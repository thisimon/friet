==> flow/design.v <==
module friet_permutation_n_rounds_no_communication(clk, aresetn, start_enable, state_buffer_in_enabled, state_buffer_in, state_buffer_out_enabled, state_buffer, core_free, core_finish);
parameter BUFFER_LENGTH = 32;
parameter COMBINATIONAL_ROUNDS = 1;
input clk;
input aresetn;
input start_enable;
input state_buffer_in_enabled;
input [(BUFFER_LENGTH - 1):0] state_buffer_in;
input state_buffer_out_enabled;
output [383:0] state_buffer;
output core_free;
output core_finish;
wire [127:0] permutation_a [(COMBINATIONAL_ROUNDS - 1) : 0];
wire [127:0] permutation_b [(COMBINATIONAL_ROUNDS - 1) : 0];
wire [127:0] permutation_c [(COMBINATIONAL_ROUNDS - 1) : 0];
wire [127:0] permutation_new_a [(COMBINATIONAL_ROUNDS - 1) : 0];
wire [127:0] permutation_new_b [(COMBINATIONAL_ROUNDS - 1) : 0];
wire [127:0] permutation_new_c [(COMBINATIONAL_ROUNDS - 1) : 0];
wire [4:0]  permutation_rc [(COMBINATIONAL_ROUNDS - 1) : 0];
wire [4:0]  permutation_new_rc [(COMBINATIONAL_ROUNDS - 1) : 0];
reg is_last_rc;
localparam [4:0] master_round_constant = 5'b01111;
localparam [4:0] last_round_constant_23 = 5'b11001;
localparam [4:0] last_round_constant_22 = 5'b01100;
localparam [4:0] last_round_constant_21 = 5'b10110;
localparam [4:0] last_round_constant_20 = 5'b01011;
localparam [4:0] last_round_constant_18 = 5'b01010;
localparam [4:0] last_round_constant_16 = 5'b01110;
localparam [4:0] last_round_constant_12 = 5'b00001;
localparam [4:0] last_round_constant_0 = 5'b01111;
reg internal_core_free;
reg internal_finish;
reg [383:0] input_output_buffer;
reg [4:0] round_constant_buffer;
assign permutation_a[0]  = input_output_buffer[127:0];
assign permutation_b[0]  = input_output_buffer[255:128];
assign permutation_c[0]  = input_output_buffer[383:256];
assign permutation_rc[0] = round_constant_buffer;
generate
    genvar gen_j;
    for (gen_j = 0; gen_j < COMBINATIONAL_ROUNDS; gen_j = gen_j + 1) begin: all_combinational_rounds
        friet_permutation_round  permutation_gen_j(
            .a(permutation_a[gen_j]), 
            .b(permutation_b[gen_j]), 
            .c(permutation_c[gen_j]), 
            .rc(permutation_rc[gen_j]), 
            .new_a(permutation_new_a[gen_j]),
            .new_b(permutation_new_b[gen_j]),
            .new_c(permutation_new_c[gen_j])
            );
        friet_permutation_rc rc_gen_j(
            .rc(permutation_rc[gen_j]),
            .new_rc(permutation_new_rc[gen_j])
        );
        if(gen_j > 0) begin: all_combinational_rounds_next_iteration
            assign permutation_a[gen_j]  = permutation_new_a[gen_j-1];
            assign permutation_b[gen_j]  = permutation_new_b[gen_j-1];
            assign permutation_c[gen_j]  = permutation_new_c[gen_j-1];
            assign permutation_rc[gen_j] = permutation_new_rc[gen_j-1];
        end
    end
endgenerate
always @(posedge clk) begin
    if(internal_core_free == 1'b0) begin
        input_output_buffer <= {permutation_new_c[COMBINATIONAL_ROUNDS - 1], permutation_new_b[COMBINATIONAL_ROUNDS - 1], permutation_new_a[COMBINATIONAL_ROUNDS - 1]};
    end else if(state_buffer_in_enabled == 1'b1) begin
        input_output_buffer <= {state_buffer_in, input_output_buffer[383:BUFFER_LENGTH]};
    end else if(state_buffer_out_enabled == 1'b1) begin
        input_output_buffer <= {input_output_buffer[(BUFFER_LENGTH-1):0], input_output_buffer[383:BUFFER_LENGTH]};
    end
end
always @(posedge clk or negedge aresetn) begin
    if (!aresetn) begin
        internal_core_free <= 1'b1;
        internal_finish <= 1'b0;
        round_constant_buffer <= master_round_constant;
    end else begin
        if(internal_core_free == 1'b1) begin
            internal_finish <= 1'b0;
            if(start_enable == 1'b1) begin
                internal_core_free <= 1'b0;
                round_constant_buffer <= master_round_constant;
            end
        end else if(is_last_rc == 1'b1) begin
            internal_core_free <= 1'b1;
            internal_finish <= 1'b1;
        end else begin
            round_constant_buffer <= permutation_new_rc[COMBINATIONAL_ROUNDS - 1];
        end
    end
end
generate
    if(COMBINATIONAL_ROUNDS == 1) begin: last_round_for_1_round
        always @(*) begin
            if(round_constant_buffer == last_round_constant_23) begin
                is_last_rc = 1'b1;
            end else begin
                is_last_rc = 1'b0;
            end
        end
    end else if(COMBINATIONAL_ROUNDS == 2) begin: last_round_for_2_rounds
        always @(*) begin
            if(round_constant_buffer == last_round_constant_22) begin
                is_last_rc = 1'b1;
            end else begin
                is_last_rc = 1'b0;
            end
        end
    end else if(COMBINATIONAL_ROUNDS == 3) begin: last_round_for_3_rounds
        always @(*) begin
            if(permutation_rc[0] == last_round_constant_21) begin
                is_last_rc = 1'b1;
            end else begin
                is_last_rc = 1'b0;
            end
        end
    end else if(COMBINATIONAL_ROUNDS == 4) begin: last_round_for_4_rounds
        always @(*) begin
            if(permutation_rc[0] == last_round_constant_20) begin
                is_last_rc = 1'b1;
            end else begin
                is_last_rc = 1'b0;
            end
        end
    end else if(COMBINATIONAL_ROUNDS == 6) begin: last_round_for_6_rounds
        always @(*) begin
            if(permutation_rc[0] == last_round_constant_18) begin
                is_last_rc = 1'b1;
            end else begin
                is_last_rc = 1'b0;
            end
        end
    end else if(COMBINATIONAL_ROUNDS == 8) begin: last_round_for_8_rounds
        always @(*) begin
            if(permutation_rc[0] == last_round_constant_16) begin
                is_last_rc = 1'b1;
            end else begin
                is_last_rc = 1'b0;
            end
        end
    end else if(COMBINATIONAL_ROUNDS == 12) begin: last_round_for_12_rounds
        always @(*) begin
            if(permutation_rc[0] == last_round_constant_12) begin
                is_last_rc = 1'b1;
            end else begin
                is_last_rc = 1'b0;
            end
        end
    end else if(COMBINATIONAL_ROUNDS == 24) begin: last_round_for_24_rounds
        always @(*) begin
            if(permutation_rc[0] == last_round_constant_0) begin
                is_last_rc = 1'b1;
            end else begin
                is_last_rc = 1'b0;
            end
        end
    end
endgenerate
assign state_buffer = input_output_buffer;
assign core_free    = internal_core_free;
assign core_finish  = internal_finish;
endmodule
module friet_permutation_n_rounds_with_communication(clk, arstn, start, data_in_valid, data_out_ready, data_in, data_out, data_out_valid, data_in_ready, finish, core_free);
parameter BUFFER_LENGTH = 8;
parameter COMBINATIONAL_ROUNDS = 1;
input clk;
input arstn;
input start;
input data_in_valid;
input data_out_ready;
input [(BUFFER_LENGTH-1):0] data_in;
output [(BUFFER_LENGTH-1):0] data_out;
output data_out_valid;
output data_in_ready;
output finish;
output core_free;
wire permutation_start_enable;
wire permutation_state_buffer_in_enabled;
wire [(BUFFER_LENGTH-1):0] permutation_state_buffer_in;
wire permutation_state_buffer_out_enabled;
wire [383:0] permutation_state_buffer;
wire permutation_core_free;
wire permutation_core_finish;
reg internal_data_in_ready;
reg internal_data_out_valid;
assign permutation_start_enable = start;
assign permutation_state_buffer_in_enabled = data_in_valid;
assign permutation_state_buffer_in = data_in;
assign permutation_state_buffer_out_enabled = data_out_ready & internal_data_out_valid;
friet_permutation_n_rounds_no_communication
#(.BUFFER_LENGTH(BUFFER_LENGTH),
.COMBINATIONAL_ROUNDS(COMBINATIONAL_ROUNDS))
permutation(
    .clk(clk),
    .aresetn(arstn),
    .start_enable(permutation_start_enable),
    .state_buffer_in_enabled(permutation_state_buffer_in_enabled),
    .state_buffer_in(permutation_state_buffer_in),
    .state_buffer_out_enabled(permutation_state_buffer_out_enabled),
    .state_buffer(permutation_state_buffer),
    .core_free(permutation_core_free),
    .core_finish(permutation_core_finish)
);
always @(posedge clk or negedge arstn) begin
    if (!arstn) begin
        internal_data_out_valid <= 1'b0;
    end else begin
        if(permutation_core_free == 1'b0) begin
            internal_data_out_valid <= 1'b0;
        end else begin
            if(data_out_ready == 1'b1) begin
                internal_data_out_valid <= 1'b1;
            end else begin
                internal_data_out_valid <= 1'b0;
            end
        end
    end
end
always @(posedge clk or negedge arstn) begin
    if (!arstn) begin
        internal_data_in_ready <= 1'b1;
    end else begin
        if(permutation_core_free == 1'b0) begin
            internal_data_in_ready <= 1'b0;
        end else begin
            if(permutation_core_finish == 1'b1) begin
                internal_data_in_ready <= 1'b1;
            end
        end
    end
end
assign data_out = permutation_state_buffer[(BUFFER_LENGTH-1):0];
assign data_out_valid = internal_data_out_valid;
assign data_in_ready = internal_data_in_ready;
assign finish = permutation_core_finish;
assign core_free = permutation_core_free;
endmodule
module friet_permutation_rc(rc, new_rc);
input [4:0] rc;
output [4:0] new_rc;
assign new_rc[0] = rc[0] ^ rc[3];
assign new_rc[1] = rc[0];
assign new_rc[2] = rc[1];
assign new_rc[3] = rc[2];
assign new_rc[4] = ~rc[4];
endmodule
module friet_permutation_round (a, b, c, rc, new_a, new_b, new_c);
input [127:0] a;
input [127:0] b;
input [127:0] c;
input [4:0] rc;
output [127:0] new_a;
output [127:0] new_b;
output [127:0] new_c;
wire [127:0] temp_a;
wire [127:0] temp_b;
wire [127:0] temp_c;
wire [127:0] temp_t;
wire [127:0] temp_first_mix;
wire [127:0] temp_new_a;
wire [127:0] temp_new_b;
wire [127:0] temp_new_c;
assign temp_a = a;
assign temp_b = b;
assign temp_c[0]  = c[0]  ^ (rc[0] & (~rc[4]));
assign temp_c[4]  = c[4]  ^ (rc[1] & (~rc[4]));
assign temp_c[8]  = c[8]  ^ (rc[2] & (~rc[4]));
assign temp_c[12] = c[12] ^ (rc[3] & (~rc[4]));
assign temp_c[16] = c[16] ^ (rc[0] & rc[4]);
assign temp_c[20] = c[20] ^ (rc[1] & rc[4]);
assign temp_c[24] = c[24] ^ (rc[2] & rc[4]);
assign temp_c[28] = c[28] ^ (rc[3] & rc[4]);
assign temp_c[3:1]    = c[3:1];
assign temp_c[7:5]    = c[7:5];
assign temp_c[11:9]   = c[11:9];
assign temp_c[15:13]  = c[15:13];
assign temp_c[19:17]  = c[19:17];
assign temp_c[23:21]  = c[23:21];
assign temp_c[27:25]  = c[27:25];
assign temp_c[127:29] = c[127:29];
assign temp_t = temp_a ^ temp_b ^ temp_c;
assign temp_first_mix[0]     = temp_a[127]   ^ temp_c[0];
assign temp_first_mix[127:1] = temp_a[126:0] ^ temp_c[127:1];
assign temp_new_c[79:0]   = temp_first_mix[127:48] ^ temp_a[79:0];
assign temp_new_c[127:80] = temp_first_mix[47:0]   ^ temp_a[127:80];
assign temp_new_b = temp_new_c ^ temp_first_mix ^ temp_t;
assign temp_new_a[35:0]   = (temp_new_c[96:61]  & temp_new_b[127:92]) ^ temp_t[35:0];
assign temp_new_a[66:36]  = (temp_new_c[127:97] & temp_new_b[30:0])   ^ temp_t[66:36];
assign temp_new_a[127:67] = (temp_new_c[60:0]   & temp_new_b[91:31])  ^ temp_t[127:67];
assign new_a = temp_new_a;
assign new_b = temp_new_b;
assign new_c = temp_new_c;
endmodule
From RTL to reports: friet_permutation_n_rounds_with_communication. Tool output for the design above, in the order of the flow. Line numbers count from 1 in the design file above. Operators: Yosys type, input widths -> output width; for muxes data width and select width s. The mark n/a stands for no value.

Top module: friet_permutation_n_rounds_with_communication. Clock port: clk. Cell library: sky130hd. Corner: tt_025C_1v80.

Elaborated design. Counts by Yosys on the flattened word-level netlist (proc, flatten, opt, wreduce). Print and check cells are left out. Cells with the same type and inputs are merged into one.

The figure for flip-flop bits (word level) is 393. For output and inout port bits the number is 12. The entry for elaborated cells reads 62.

Under eq/ne operators stands 5. Under mux-type cells stands 16. Under bitwise logic cells stands 33. For reductions and logical operators the number is 2.

Operators by type and width (number): $mux 384 (3); $xor 128x128->128 (4); $xor 127x127->127 (1); $xor 80x80->80 (1); $and 61x61->61 (1); $xor 61x61->61 (1); $xor 48x48->48 (1); $and 36x36->36 (1); $xor 36x36->36 (1); $and 31x31->31 (1); $xor 31x31->31 (1); $mux 5 (3); $xor 1x1->1 (10); $mux 1 (10); $and 1x1->1 (9); $eq 5x5->1 const B (1); $ne 2x2->1 const B (2); $ne 3x3->1 const B (1); $ne 2x1->1 const B (1); $reduce_and 2->1 (1); $reduce_bool 2->1 (1); $not 1->1 (1).

Longest topological paths. Depth = most cells in a row (Yosys ltp): at word level without a register or memory, in the mapped netlist without a sequential cell, where the memories' decode and read muxes count.

The figure for depth after elaboration is 10. The entry for ABC_AREA reads 0. The entry for gate-level depth with buffers reads 7.

Netlist. The flow's flattened synthesis, as Yosys stat reports it; memories are mapped. The netlist is that of the ABC_AREA named above (0 if unset); the other value can give another one.

Mapped cells: 2213. Chip area (Yosys): 26292.7 µm². For flip-flop cells the number is 393. The entry for buffer cells reads 198.

Cells by type: sky130_fd_sc_hd__edfxtp_1 (number 384, total area 1.15E+04 µm²); sky130_fd_sc_hd__xnor2_1 (number 623, total area 5.46E+03 µm²); sky130_fd_sc_hd__mux2_2 (number 238, total area 2680.07 µm²); sky130_fd_sc_hd__xor2_1 (number 256, total area 2242.15 µm²); sky130_fd_sc_hd__buf_4 (number 103, total area 773.242 µm²); sky130_fd_sc_hd__nor2b_1 (number 104, total area 650.624 µm²); sky130_fd_sc_hd__o21ai_0 (number 127, total area 635.61 µm²); sky130_fd_sc_hd__nand2_1 (number 159, total area 596.822 µm²); sky130_fd_sc_hd__xnor3_1 (number 16, total area 360.346 µm²); sky130_fd_sc_hd__buf_2 (number 53, total area 265.254 µm²); sky130_fd_sc_hd__dfstp_2 (number 6, total area 157.651 µm²); sky130_fd_sc_hd__mux2i_1 (number 14, total area 140.134 µm²); sky130_fd_sc_hd__clkbuf_1 (number 31, total area 116.362 µm²); sky130_fd_sc_hd__nor2_1 (number 29, total area 108.854 µm²); sky130_fd_sc_hd__dfrtp_1 (number 3, total area 75.072 µm²); sky130_fd_sc_hd__a21oi_1 (number 14, total area 70.067 µm²); sky130_fd_sc_hd__o221a_2 (number 5, total area 56.304 µm²); sky130_fd_sc_hd__nor2b_4 (number 4, total area 55.053 µm²).

Other cell types: 16; their cells: 44. The figures by module come from a second, unflattened synthesis with its own total; it is not the netlist above.

For cells (unflattened synthesis) the number is 1917. Area total of the unflattened synthesis: 26713.1 µm².

Rows give one instance, submodules left out.

By module: friet_permutation_n_rounds_no_communication (instances 1, cells 860, area 17971.0 µm²); friet_permutation_round (instances 1, cells 1047, area 8635.8 µm²); friet_permutation_n_rounds_with_communication (instances 1, cells 5, area 71.3 µm²); friet_permutation_rc (instances 1, cells 5, area 35.0 µm²).

Timing after synthesis. Path of least setup slack by OpenSTA after synthesis, without wires, with an ideal clock, recovery checks aside; 20% of the period is set as input and as output delay. Where synthesis merged equal registers, the netlist keeps one of their names.

Kind: input-to-reg. From: input data_in_valid. To: register permutation.input_output_buffer[0]. Under period stands 12300 ps. Under input delay stands 2460 ps. The figure for library setup time is 750 ps. The entry for arrival reads 10618 ps. Under data required time stands 11550 ps. Path slack: 932 ps. For delay of the path the number is 8908 ps. Driving pins on the path: 2. For synthesis period reached the number is 11368 ps.

"delay of the path" = arrival - input delay + setup time. "driving pins on the path": output pins that drive a net of the path, with the launching flip-flop's if there is one; two outputs of one cell count as two. "synthesis period reached" is the clock period less the worst setup slack; recovery checks do not enter. This is arithmetic on one report: input and output delays are still those of the set period (20% each). Between the ends stands the longest chain of elaborated cells between them, by number of cells; it is not shown to be the way that was timed. Of several equally long chains one is given. A line is the first line of the expression or statement that the cell stems from. Yosys adds cells for indexed reads and writes and turns some case tables into memories. At most two assigning lines are given for a register; there are more. Only ways into the end's enable, where the timed path ends, are counted here.

Path through: sky130_fd_sc_hd__clkbuf_1 -> sky130_fd_sc_hd__a211o_1. Cells in the longest elaborated chain: 1. The entry for elaborated cells on any way between the ends reads 1. Under RTL lines with such cells stands 0. Classes of those cells: eq/ne: 1.

Ends and longest elaborated chain, post-synthesis: start, declared (line 169) `input data_in_valid;`; $ne 3x3->1; end, assigned (line 65) `input_output_buffer <= {permutation_new_c[COMBINATIONAL_ROUNDS - 1], permutation_new_b[COMBINATIONAL_ROUNDS - ...`; end, assigned (line 67) `input_output_buffer <= {state_buffer_in, input_output_buffer[383:BUFFER_LENGTH]};`; end, declared (line 33) `reg [383:0] input_output_buffer;`.

Path in the finished layout. Path of least setup slack in the final report of stored run 1 (OpenROAD, finished layout, wires in). Where an end is a register, its clock arrival counts in the times. The path's times are printed in steps of 10 ps; the period is the one set.

Kind: input-to-reg. From: input data_in_valid. To: register permutation.input_output_buffer[114]. Under period stands 13200 ps. Under input delay stands 2640 ps. The figure for library setup time is 380 ps. The entry for arrival reads 5040 ps. Under data required time stands 13420 ps. Path slack: 8380 ps. Driving pins on the path: 4.

Between the ends stands the longest chain of elaborated cells between them, by number of cells; it is not shown to be the way that was timed. Of several equally long chains one is given. At most two assigning lines are given for a register; there are more. Only ways into the end's enable, where the timed path ends, are counted here.

Path through: sky130_fd_sc_hd__clkdlybuf4s50_1 -> sky130_fd_sc_hd__buf_4 -> sky130_fd_sc_hd__a211o_4 -> sky130_fd_sc_hd__buf_12. Cells in the longest elaborated chain: 1. The entry for elaborated cells on any way between the ends reads 1. Under RTL lines with such cells stands 0. Classes of those cells: eq/ne: 1.

Ends and longest elaborated chain, post-layout: start, declared (line 169) `input data_in_valid;`; $ne 3x3->1; end, assigned (line 65) `input_output_buffer <= {permutation_new_c[COMBINATIONAL_ROUNDS - 1], permutation_new_b[COMBINATIONAL_ROUNDS - ...`; end, assigned (line 67) `input_output_buffer <= {state_buffer_in, input_output_buffer[383:BUFFER_LENGTH]};`; end, declared (line 33) `reg [383:0] input_output_buffer;`.

Subject: friet_permutation_n_rounds_with_communication on sky130hd, stored results

Hello all,

Below are 2 stored runs of the flow (Yosys, OpenROAD; platform sky130hd) on friet_permutation_n_rounds_with_communication, each with its settings and what was measured, unordered. Constraints: input delay and output delay 20% of the set period each, output load 0.01 pF. "worst path time" is the time allowed to the run's worst setup path (the clock period less input and output delay, where it has them) less its slack. Clock arrival times count: a late capture clock shortens it, a late launch clock lengthens it. "worst path time" is known to 10 ps.

Stored run 1 has these settings: period_ns 13.2; CORE_UTILIZATION 29; CAP_MARGIN 20; CORE_MARGIN 2; SLEW_MARGIN 20. The post-route utilization stands at 0.315. The setup TNS reads 0 ps. The worst path time reads 2180 ps. Worst path kind: input-to-reg. For the lowest setup slack the run shows 8380 ps. The die size stands at 93089.1 µm². The synthesis area comes to 26292.7 µm².

Stored run 2 has these settings: period_ns 20.6; CORE_UTILIZATION 46; SETUP_SLACK_MARGIN 0.48; PLACE_DENSITY_LB_ADDON 0.1; CORE_MARGIN 6; CELL_PAD_IN_SITES_DETAIL_PLACEMENT 0; CTS_CLUSTER_SIZE 88; MIN_ROUTING_LAYER met2; CAP_MARGIN 20; SLEW_MARGIN 20. For the lowest setup slack the run shows 13436 ps. The setup TNS reads 0 ps. The die size stands at 63038.7 µm². The synthesis area comes to 26292.7 µm². The worst path time reads 3040 ps. Worst path kind: input-to-reg. The post-route utilization stands at 0.494.

Thanks
